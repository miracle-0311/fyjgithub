==> flow/design.v <==
`timescale 1ns / 1ps
module quant_block #(
  parameter integer DATA_WIDTH = 8,
  parameter integer ACC_WIDTH  = 32,
  parameter integer AXI_WIDTH  = 128
) (
  input  wire                     clk,
  input  wire                     rst_b,
  input  wire                     cfg_wr_en,
  input  wire [5:0]               cfg_addr,
  input  wire [63:0]              cfg_wdata,
  input  wire                     in_valid,
  output wire                     in_ready,
  input  wire [AXI_WIDTH-1:0]     in_data,
  input  wire                     in_last,
  output reg                      out_valid,
  input  wire                     out_ready,
  output reg  [AXI_WIDTH-1:0]     out_data,
  output reg                      out_last
);
  localparam integer CHANNELS_PER_BEAT = AXI_WIDTH / DATA_WIDTH;
  reg signed [15:0] scale_lut [0:CHANNELS_PER_BEAT-1];
  reg        [7:0]  zp_lut    [0:CHANNELS_PER_BEAT-1];
  integer idx;
  always @(posedge clk or negedge rst_b) begin
    if (!rst_b) begin
      for (idx = 0; idx < CHANNELS_PER_BEAT; idx = idx + 1) begin
        scale_lut[idx] <= 16'h0100;  
        zp_lut[idx]    <= 8'h80;
      end
    end else if (cfg_wr_en && cfg_addr[5:4] == 2'b01) begin
      scale_lut[cfg_addr[3:0]] <= cfg_wdata[15:0];
      zp_lut[cfg_addr[3:0]]    <= cfg_wdata[23:16];
    end
  end
  assign in_ready = out_ready || !out_valid;
  wire signed [ACC_WIDTH-1:0] in_acc [0:CHANNELS_PER_BEAT-1];
  reg  [DATA_WIDTH-1:0]       out_q  [0:CHANNELS_PER_BEAT-1];
  generate
    genvar gi;
    for (gi = 0; gi < CHANNELS_PER_BEAT; gi = gi + 1) begin : g_unpack
      assign in_acc[gi] = in_data[gi*ACC_WIDTH +: ACC_WIDTH];
    end
  endgenerate
  function [DATA_WIDTH-1:0] quantize;
    input signed [ACC_WIDTH-1:0] acc;
    input signed [15:0] scale;
    input [7:0] zp;
    reg signed [31:0] scaled;
    reg signed [31:0] rounded;
    begin
      scaled = acc * scale;  
      rounded = (scaled + 16'sh0080) >>> 8;
      if (rounded[31]) begin
        if (rounded < -128) rounded = -128;
      end else if (rounded > 127) begin
        rounded = 127;
      end
      quantize = rounded[7:0] + zp;
    end
  endfunction
  always @(posedge clk or negedge rst_b) begin
    if (!rst_b) begin
      out_valid <= 1'b0;
      out_last  <= 1'b0;
      out_data  <= {AXI_WIDTH{1'b0}};
    end else begin
      if (in_valid && in_ready) begin
        for (idx = 0; idx < CHANNELS_PER_BEAT; idx = idx + 1) begin
          out_q[idx] <= quantize(in_acc[idx], scale_lut[idx], zp_lut[idx]);
          out_data[idx*DATA_WIDTH +: DATA_WIDTH] <= out_q[idx];
        end
        out_valid <= 1'b1;
        out_last  <= in_last;
      end else if (out_valid && out_ready) begin
        out_valid <= 1'b0;
      end
    end
  end
endmodule
== Step by step through the tools: quant_block ==
Tool output for the design above, in the order of the flow.
Line numbers count from 1 in the design file above.
Operators carry their Yosys type and port widths (W data, S select, Z words).
Library cell names are shortened.
The mark n/a stands for no value.

* Top: quant_block
* Clock port: clk
* Standard-cell library: sky130hd
* Timing corner: tt_025C_1v80

== After elaboration ==
Yosys after proc, flatten, opt, wreduce and memory -nomap, before mapping. Print and check cells are not counted. Equal cells are merged and count once.

* Flip-flop bits (word level): 162
* Cells after elaboration: 72
* Output and inout bits: 131
* Input bits: 204

* Order comparisons: 8
* Multipliers: 4
* Add/subtract/negate cells: 8
* Reduce/logical cells: 12
* Equality and inequality tests: 4
* Multiplexer cells: 18

{| class="wikitable"
|+ Operators by type and width
! cell !! number
|-
| $mul A32 B16 Y32 || 4
|-
| $add A32 B9 Y32 const B || 4
|-
| $mux W8 || 16
|-
| $gt A24 B8 Y1 const B || 4
|-
| $lt A24 B8 Y1 const B || 4
|-
| $add A8 B8 Y8 || 4
|-
| $reduce_and A2 Y1 || 5
|-
| $eq A4 B2 Y1 const B || 2
|-
| $eq A4 B1 Y1 const B || 1
|-
| $logic_not A4 Y1 || 1
|-
| $logic_and A1 B1 Y1 || 3
|-
| $eq A2 B1 Y1 const B || 1
|-
| $reduce_bool A2 Y1 || 1
|-
| $mux W1 || 2
|-
| $logic_or A1 B1 Y1 || 1
|-
| $logic_not A1 Y1 || 1
|}

== Longest topological paths ==
Yosys ltp: most cells in a row. Word level: on the elaborated netlist, between registers, memories and ports. Mapped: between sequential cells and ports; inverters and the memories' decode and read muxes count.

* Depth after elaboration: 7
* ABC_AREA: 0
* Gate-level depth with buffers: 36
* Gate-level depth less buffers: 34

== Synthesis result ==
The flow's flattened synthesis, as Yosys stat reports it; memories are mapped. The netlist is that of the ABC_AREA named above (0 if unset); the other value can give another one.
The area totals of this step are shown rounded.

{| class="wikitable"
|+ Cells by type
! cell !! number !! area in all (µm²)
|-
| fa_1 || 1220 || 2.44E+04
|-
| inv_1 || 1601 || 6.01E+03
|-
| ha_1 || 376 || 4.7E+03
|-
| nand2_1 || 1001 || 3.76E+03
|-
| and2_1 || 552 || 3.45E+03
|-
| dfrtp_1 || 122 || 3.05E+03
|-
| xnor2_1 || 177 || 1.55E+03
|-
| mux2_2 || 126 || 1.42E+03
|-
| clkbuf_1 || 273 || 1.02E+03
|-
| edfxtp_1 || 32 || 960.922
|-
| buf_4 || 96 || 720.691
|-
| a21oi_1 || 111 || 555.533
|-
| xor2_1 || 59 || 516.746
|-
| a21o_1 || 61 || 457.939
|-
| nor2_1 || 93 || 349.085
|-
| o21ai_0 || 51 || 255.245
|-
| nand2b_1 || 34 || 212.704
|-
| dfstp_2 || 8 || 210.202
|}

Other cell types: 63; their cells: 236.

* Chip area (Yosys): 55400 µm²
* Buffer cells: 373
* Sequential area: 4220 µm²
* Cells in the netlist: 6229
* Flip-flop cells: 162

== Path before layout ==
Source: OpenSTA report_checks on the synthesized netlist (no wires, ideal clock, input and output delay 20% of the period each), path of least setup slack; recovery checks are left aside. Register names are those of the netlist, which keeps one name where synthesis merged equal registers.

* Kind: input port to flip-flop
* Start point: in in_data[12]
* End point: reg out_q[0][7]
* Clock period: 12.3 ns
* Data required time: 12.034 ns
* Slack: 1.876 ns
* Library setup time: 0.266 ns
* Launch time at the first pin: 2.460 ns
* Driving pins on the path: 33
* Buffers on the path: 2
* Arrival time: 10.158 ns
* Delay of the path: 7.964 ns
* Input delay: 2.460 ns
* Synthesis period reached: 10.424 ns

"delay of the path" = arrival - input delay + setup time.
"driving pins on the path" counts driving pins, that of a launching flip-flop among them; a cell with two outputs on the path counts twice.
"synthesis period reached" is the clock period less the worst setup slack; recovery checks do not enter. This is arithmetic on one report: input and output delays are still those of the set period (20% each).
Between the ends stands the longest chain of elaborated cells between them, by number of cells; it is not shown to be the way that was timed. Of several equally long chains one is given.
A line is the first line of the expression or statement that the cell stems from. Yosys adds cells for indexed reads and writes and turns some case tables into memories.

* Cell sequence: clkbuf_1 > nand2_1 > fa_1 > fa_1 > fa_1 > inv_1 > fa_1 > fa_1 > inv_1 > fa_1 > inv_1 > ha_1 > clkbuf_1 > or2_2 > a21oi_1 > a21oi_1 > o211ai_1 > or3b_1 > xor2_1 > nor4b_1 > nand4_1 > or4_1 > o31ai_2 > a21o_1 > ha_1 > a21o_1 > a21oi_1 > o21bai_1 > a21oi_1 > o21bai_1 > a21oi_1 > xor2_1 > xnor2_1
* Cells in the longest elaborated chain: 7
* Elaborated cells between the ends (all ways): 9
* Source lines of those cells: 7
* Those cells by class: add/sub: 2; mul: 1; compare: 2; mux: 4

{| class="wikitable"
|+ Ends and longest elaborated chain, post-synthesis
! item !! RTL line !! text
|-
| from (decl) || 14 || <nowiki>input  wire [AXI_WIDTH-1:0]     in_data,</nowiki>
|-
| $mul A32 B16 Y32 || 52 || <nowiki>scaled = acc * scale;</nowiki>
|-
| $add A32 B9 Y32 || 53 || <nowiki>rounded = (scaled + 16'sh0080) >>> 8;</nowiki>
|-
| $gt A24 B8 Y1 || 56 || <nowiki>end else if (rounded > 127) begin</nowiki>
|-
| $mux W8 || 56 ||
|-
| $mux W8 || 54 || <nowiki>if (rounded[31]) begin</nowiki>
|-
| $mux W8 || 68 || <nowiki>if (in_valid && in_ready) begin</nowiki>
|-
| $add A8 B8 Y8 || 59 || <nowiki>quantize = rounded[7:0] + zp;</nowiki>
|-
| to (assign) || 70 || <nowiki>out_q[idx] <= quantize(in_acc[idx], scale_lut[idx], zp_lut[idx]);</nowiki>
|-
| to (decl) || 38 || <nowiki>reg  [DATA_WIDTH-1:0]       out_q  [0:CHANNELS_PER_BEAT-1];</nowiki>
|}

== Path in the finished layout ==
Path of least setup slack in the final report of run 1 (OpenROAD, finished layout, wires in). Where an end is a register, its clock arrival counts in the times.

* Kind: input port to flip-flop
* Start point: in in_data[39]
* End point: reg out_q[1][7]
* Arrival time: 11.30 ns
* Buffers on the path: 2
* Slack: 0.39 ns
* Launch time at the first pin: 2.30 ns
* Clock period: 11.5 ns
* Input delay: 2.30 ns
* Library setup time: 0.24 ns
* Data required time: 11.69 ns
* Driving pins on the path: 33

Between the ends stands the longest chain of elaborated cells between them, by number of cells; it is not shown to be the way that was timed. Of several equally long chains one is given.

* Cell sequence: clkdlybuf4s50_1 > buf_4 > and2_1 > fa_1 > inv_1 > fa_1 > fa_1 > inv_1 > fa_1 > fa_1 > inv_1 > fa_1 > inv_1 > ha_1 > o211ai_1 > a31oi_1 > a2bb2oi_1 > a21oi_1 > o21bai_1 > xnor2_1 > nand4b_1 > nor4_1 > a41oi_1 > o21ai_0 > ha_1 > a21o_1 > a21oi_1 > o21bai_1 > a21oi_1 > o21bai_1 > a21oi_1 > xnor2_1 > xnor2_1
* Cells in the longest elaborated chain: 7
* Elaborated cells between the ends (all ways): 9
* Source lines of those cells: 7
* Those cells by class: add/sub: 2; mul: 1; compare: 2; mux: 4

{| class="wikitable"
|+ Ends and longest elaborated chain, post-layout
! item !! RTL line !! text
|-
| from (decl) || 14 || <nowiki>input  wire [AXI_WIDTH-1:0]     in_data,</nowiki>
|-
| $mul A32 B16 Y32 || 52 || <nowiki>scaled = acc * scale;</nowiki>
|-
| $add A32 B9 Y32 || 53 || <nowiki>rounded = (scaled + 16'sh0080) >>> 8;</nowiki>
|-
| $gt A24 B8 Y1 || 56 || <nowiki>end else if (rounded > 127) begin</nowiki>
|-
| $mux W8 || 56 ||
|-
| $mux W8 || 54 || <nowiki>if (rounded[31]) begin</nowiki>
|-
| $mux W8 || 68 || <nowiki>if (in_valid && in_ready) begin</nowiki>
|-
| $add A8 B8 Y8 || 59 || <nowiki>quantize = rounded[7:0] + zp;</nowiki>
|-
| to (assign) || 70 || <nowiki>out_q[idx] <= quantize(in_acc[idx], scale_lut[idx], zp_lut[idx]);</nowiki>
|-
| to (decl) || 38 || <nowiki>reg  [DATA_WIDTH-1:0]       out_q  [0:CHANNELS_PER_BEAT-1];</nowiki>
|}

--- measured runs ---
Stored flow runs of quant_block (2 of them; Yosys, OpenROAD, sky130hd). They differ in their settings and are not a sequence. Constraints: input delay and output delay 20% of the set period each, output load 0.01 pF.
"period achieved" is the run's clock period less its worst setup slack. It is reckoned from that one timing run; input and output delays stay at 20% of the period that was set.
Measured values are rounded.

=== Run 1 ===
{| class="wikitable"
! Setting !! Value
|-
| period_ns || 11.5
|-
| CORE_UTILIZATION || 71
|-
| SETUP_SLACK_MARGIN || -0.58
|-
| PLACE_DENSITY || 0.94
|-
| CORE_MARGIN || 2
|-
| CELL_PAD_IN_SITES_GLOBAL_PLACEMENT || 1
|-
| GPL_ROUTABILITY_DRIVEN || 0
|-
| CTS_CLUSTER_DIAMETER || 398
|-
| CAP_MARGIN || 25
|-
| SLEW_MARGIN || 30
|-
! Result !! Value
|-
| Die footprint || 80200 µm²
|-
| Period achieved || 11.105 ns
|-
| Final design utilization || 76.9%
|-
| Cell area after synthesis || 55400 µm²
|-
| Standard-cell area of the final layout || 59400 µm²
|-
| Worst setup slack after layout || 0.395 ns
|}

=== Run 2 ===
{| class="wikitable"
! Setting !! Value
|-
| period_ns || 8.11
|-
| CORE_UTILIZATION || 16
|-
| SETUP_SLACK_MARGIN || 1.05
|-
| PLACE_DENSITY_LB_ADDON || 0.11
|-
| CORE_MARGIN || 7
|-
| TNS_END_PERCENT || 35
|-
| GPL_ROUTABILITY_DRIVEN || 1
|-
| CTS_CLUSTER_SIZE || 32
|-
| CTS_CLUSTER_DIAMETER || 102
|-
| CAP_MARGIN || 0
|-
| SLEW_MARGIN || 20
|-
! Result !! Value
|-
| Die footprint || 363000 µm²
|-
| Period achieved || 9.270 ns
|-
| Final design utilization || 21.7%
|-
| Cell area after synthesis || 55400 µm²
|-
| Standard-cell area of the final layout || 74500 µm²
|-
| Worst setup slack after layout || -1.16 ns
|}
--- end ---
