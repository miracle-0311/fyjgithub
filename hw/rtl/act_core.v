==> flow/design.v <==
`timescale 1ns / 1ps
module act_core #(
  parameter integer DATA_WIDTH = 8,
  parameter integer AXI_WIDTH  = 128
) (
  input  wire                     clk,
  input  wire                     rst_b,
  input  wire                     start,
  input  wire                     cfg_wr_en,
  input  wire [5:0]               cfg_addr,
  input  wire [63:0]              cfg_wdata,
  input  wire                     in_valid,
  output wire                     in_ready,
  input  wire [AXI_WIDTH-1:0]     in_data,
  input  wire                     in_last,
  output reg                      out_valid,
  input  wire                     out_ready,
  output reg  [AXI_WIDTH-1:0]     out_data,
  output reg                      out_last,
  output reg                      done
);
  reg [1:0] mode;  
  always @(posedge clk or negedge rst_b) begin
    if (!rst_b) begin
      mode <= 2'd0;
    end else if (cfg_wr_en && cfg_addr == 6'h30) begin
      mode <= cfg_wdata[1:0];
    end
  end
  assign in_ready = out_ready || !out_valid;
  integer i;
  wire signed [DATA_WIDTH-1:0] in_elem [(AXI_WIDTH/DATA_WIDTH)-1:0];
  reg  signed [DATA_WIDTH-1:0] out_elem[(AXI_WIDTH/DATA_WIDTH)-1:0];
  generate
    genvar gi;
    for (gi = 0; gi < AXI_WIDTH/DATA_WIDTH; gi = gi + 1) begin : g_unpack
      assign in_elem[gi] = in_data[gi*DATA_WIDTH +: DATA_WIDTH];
    end
  endgenerate
  function signed [DATA_WIDTH-1:0] silu_approx;
    input signed [DATA_WIDTH-1:0] x;
    reg signed [15:0] tmp;
    begin
      tmp = x + (x >>> 3);  
      if (tmp > 127) tmp = 127;
      if (tmp < -128) tmp = -128;
      silu_approx = tmp[7:0];
    end
  endfunction
  always @(posedge clk or negedge rst_b) begin
    if (!rst_b) begin
      out_valid <= 1'b0;
      out_last  <= 1'b0;
      out_data  <= {AXI_WIDTH{1'b0}};
      done      <= 1'b0;
    end else begin
      done <= 1'b0;
      if (in_valid && in_ready) begin
        for (i = 0; i < AXI_WIDTH/DATA_WIDTH; i = i + 1) begin
          case (mode)
            2'd0: out_elem[i] <= (in_elem[i] < 0) ? '0 : in_elem[i];
            default: out_elem[i] <= silu_approx(in_elem[i]);
          endcase
        end
        for (i = 0; i < AXI_WIDTH/DATA_WIDTH; i = i + 1) begin
          out_data[i*DATA_WIDTH +: DATA_WIDTH] <= out_elem[i];
        end
        out_valid <= 1'b1;
        out_last  <= in_last;
        if (in_last) begin
          done <= 1'b1;
        end
      end else if (out_valid && out_ready) begin
        out_valid <= 1'b0;
      end
    end
  end
endmodule
======== From RTL to reports: act_core ========
Tool output for the design above, in the order of the flow.
Lines are those of the file above, counted from 1.
Cell names lack the library's common part.
The mark -- stands for no value.
design
  top ..................................... act_core
  clock input ............................. clk
  library ................................. sky130hd
  corner .................................. tt_025C_1v80

======== Word level ========
Yosys after proc, flatten, opt, wreduce and memory -nomap, before mapping. Print and check cells are not counted. Equal cells are merged and count once.
operators by class
  $add $sub $neg .......................... 16
  magnitude comparators ................... 48
  eq/ne operators ......................... 1
  muxes and demuxes ....................... 100
  reduce/logical cells .................... 8
operator list
  kind                                          number
  2-to-1 mux 16 bit                             48
  2-to-1 mux 8 bit                              48
  < comparator 16 x 8 -> 1 bit with constant B  16
  adder 8 x 5 -> 9 bit                          16
  > comparator 9 x 8 -> 1 bit with constant B   16
  < comparator 8 x 1 -> 1 bit with constant B   16
  == test 6 bit with constant B                 1
  2-to-1 mux 1 bit                              4
  logical AND 1 bit                             3
  logical NOT 2 bit                             1
  AND reduction 2 bit                           1
  nonzero test 2 bit                            1
  logical OR 1 bit                              1
  logical NOT 1 bit                             1
storage and ports
  register bits ........................... 261
  output and inout bits ................... 132
  elaborated cells ........................ 209

======== Logic depth ========
Yosys ltp: most cells in a row. Word level: on the elaborated netlist, between registers, memories and ports. Mapped: between sequential cells and ports; inverters and the memories' decode and read muxes count.
depth
  word-level depth ........................ 8
  ABC_AREA ................................ 0
  depth in mapped cells ................... 7
  mapped depth without buffers ............ 7

======== Synthesis result ========
The flow's flattened synthesis, as Yosys stat reports it; memories are mapped. The netlist is that of the ABC_AREA named above (0 if unset); the other value can give another one.
mapped netlist
  standard cells after synthesis .......... 1440
  cell area after synthesis ............... 0.0160216 mm²
  sequential part of the area ............. 0.0071719 mm²
  mapped flip-flops ....................... 261
  buffers ................................. 26
cell types
  type      number  total area (µm²)
  edfxtp_1  128     3.84E+03
  dfrtp_1   133     3.33E+03
  ha_1      160     2001.92
  mux2_2    146     1.64E+03
  nand2_1   164     615.59
  o21ai_1   122     610.586
  a311oi_2  30      450.432
  nor2_1    115     431.664
  xor2_1    46      402.886
  fa_1      16      320.307
  nor2b_1   44      275.264
  nor3_1    47      235.226
  inv_1     50      187.68
  a21oi_1   33      165.158
  xnor2_1   18      157.651
  a211o_1   16      140.134
  a41oi_1   16      140.134
  a211oi_1  17      127.622
Not listed: further types 20, cells in them 139.

======== Path before layout ========
Source: OpenSTA report_checks on the synthesized netlist (no wires, ideal clock, input and output delay 20% of the period each), path of least setup slack; recovery checks are left aside. Register names are those of the netlist, which keeps one name where synthesis merged equal registers.
timing path after synthesis
  path type ............................... input port to flip-flop
  start point ............................. input port out_ready
  end point ............................... register out_elem[0][0]
  period .................................. 6.17 ns
  external input delay .................... 1.234 ns
  setup time .............................. 0.503 ns
  data arrival time ....................... 4.469 ns
  data required time ...................... 5.667 ns
  path slack .............................. 1.197 ns
  path delay .............................. 3.738 ns
  stages .................................. 2
  period reached after synthesis .......... 4.973 ns
"path delay" is the arrival time less input delay plus setup time.
"stages": output pins that drive a net of the path, with the launching flip-flop's if there is one; two outputs of one cell count as two.
"period reached after synthesis" is the clock period less the worst setup slack; recovery checks do not enter. This is arithmetic on one report: input and output delays are still those of the set period (20% each).
The rows between start and end are the longest chain of elaborated cells between them; the timing report does not say that the signal goes this way. Where chains are equally long, one stands for them.
A line is the first line of the expression or statement that the cell stems from. Yosys adds cells for indexed reads and writes and turns some case tables into memories.
The path ends at the enable pin of a flip-flop; only ways to that pin are counted.
on the way, after synthesis
  cells stage by stage .................... nand2b_1 and3_1
  length of the longest elaborated chain .. 3
  elaborated cells between the ends (all ways) .. 3
  source lines of those cells ............. 2
  classes of those cells .................. reduce/logical (3)
RTL lines, path after synthesis
  what                 line  source
  from (decl)          17    input  wire                     out_ready,
  logical OR 1 bit     30    assign in_ready = out_ready || !out_valid;
  logical AND 1 bit    58    if (in_valid && in_ready) begin
  AND reduction 2 bit  --
  to (assign)          61    2'd0: out_elem[i] <= (in_elem[i] < 0) ? '0 : in_elem[i];
  to (assign)          62    default: out_elem[i] <= silu_approx(in_elem[i]);
  to (decl)            33    reg  signed [DATA_WIDTH-1:0] out_elem[(AXI_WIDTH/DATA_WIDTH)-1:0];

======== Timing after layout ========
Path of least setup slack in the final report of run 2 (OpenROAD, finished layout, wires in). Where an end is a register, its clock arrival counts in the times.
timing path after layout
  path type ............................... input port to output port
  start point ............................. input port out_ready
  end point ............................... output port in_ready
  period .................................. 5.07 ns
  external input delay .................... 1.01 ns
  data arrival time ....................... 2.25 ns
  data required time ...................... 4.06 ns
  path slack .............................. 1.80 ns
  stages .................................. 3
The rows between start and end are the longest chain of elaborated cells between them; the timing report does not say that the signal goes this way. Where chains are equally long, one stands for them.
on the way, after layout
  cells stage by stage .................... clkdlybuf4s50_1 nand2b_1 clkdlybuf4s50_1
  length of the longest elaborated chain .. 1
  elaborated cells between the ends (all ways) .. 1
  source lines of those cells ............. 1
  classes of those cells .................. reduce/logical (1)
RTL lines, path after layout
  what              line  source
  from (decl)       17    input  wire                     out_ready,
  logical OR 1 bit  30    assign in_ready = out_ready || !out_valid;
  to (decl)         13    output wire                     in_ready,

# Flow runs of act_core

Record of 2 stored runs of the RTL-to-layout flow on act_core, platform sky130hd. The runs are unordered. Constraints: input delay and output delay 20% of the set period each, output load 0.01 pF.
By "clock period achieved" is meant the clock period of the run minus its worst setup slack. This is arithmetic on one report: input and output delays are still those of the set period (20% each).
"allowed time less slack (worst setup path)": the worst setup path's part of the clock period (all of it between registers, 20% less for each end at a port) less its slack. A launch clock that arrives late makes it longer, a capture clock that arrives late makes it shorter.
By "power" is meant OpenSTA's value without simulated activity: inputs other than the clock are taken to toggle once in ten clock periods, and the tool carries that through the logic.

======== run 1 ========
==> flow/run.sh <==
#!/bin/bash
# the make line also repeats the synthesis and layout settings of config.mk as NAME=value (left out here)
make -C /OpenROAD-flow-scripts/flow DESIGN_CONFIG=/design/flow/config.mk WORK_HOME=/design/flow/orfs CLKGATE_MAP_FILE= finish
==> flow/config.mk <==
export PLATFORM = sky130hd
export DESIGN_NAME = act_core
export DESIGN_NICKNAME = act_core
export VERILOG_FILES = /design/flow/design.v
export SDC_FILE = /design/flow/constraint.sdc
export NUM_CORES = 4
export LEC_CHECK = 0
export ABC_AREA = 1
export CAP_MARGIN = 30
export CELL_PAD_IN_SITES_DETAIL_PLACEMENT = 1
export CORE_ASPECT_RATIO = 1.65
export CORE_MARGIN = 7
export CORE_UTILIZATION = 70
export CTS_CLUSTER_SIZE = 44
export GPL_TIMING_DRIVEN = 1
export MAX_ROUTING_LAYER = met4
export MIN_ROUTING_LAYER = met2
export PLACE_DENSITY_LB_ADDON = 0.12
export SETUP_SLACK_MARGIN = 1.34
export SLEW_MARGIN = 20
==> flow/constraint.sdc <==
create_clock -name core_clock -period 6.49 [get_ports {clk}]
set_input_delay 1.2980 -clock core_clock [delete_from_list [all_inputs] [get_ports {clk}]]
set_output_delay 1.2980 -clock core_clock [all_outputs]
set_load 0.01 [all_outputs]

-------- run 1 --------
  no results, placement failed with DPL-0033

======== run 2 ========
==> flow/run.sh <==
#!/bin/bash
# the make line also repeats the synthesis and layout settings of config.mk as NAME=value (left out here)
make -C /OpenROAD-flow-scripts/flow DESIGN_CONFIG=/design/flow/config.mk WORK_HOME=/design/flow/orfs CLKGATE_MAP_FILE= finish
==> flow/config.mk <==
export PLATFORM = sky130hd
export DESIGN_NAME = act_core
export DESIGN_NICKNAME = act_core
export VERILOG_FILES = /design/flow/design.v
export SDC_FILE = /design/flow/constraint.sdc
export NUM_CORES = 4
export LEC_CHECK = 0
export CAP_MARGIN = 20
export CORE_MARGIN = 2
export CORE_UTILIZATION = 40
export SETUP_SLACK_MARGIN = 0.3
export SLEW_MARGIN = 20
==> flow/constraint.sdc <==
create_clock -name core_clock -period 5.07 [get_ports {clk}]
set_input_delay 1.0140 -clock core_clock [delete_from_list [all_inputs] [get_ports {clk}]]
set_output_delay 1.0140 -clock core_clock [all_outputs]
set_load 0.01 [all_outputs]

-------- measured, run 2 --------
  clock period achieved ................... 3.267 ns
  summed negative setup slack ............. 0.000 ns
  synthesis area .......................... 0.0160216 mm²
  power ................................... 6.723 mW
  worst setup slack after layout .......... 1.803 ns
  area of the die ......................... 0.0416711 mm²
  area of the standard cells in the finished layout .. 0.0205222 mm²
  final design utilization ................ 51.8 %
  allowed time less slack (worst setup path) .. 1.24 ns
  critical path kind ...................... input port to output port
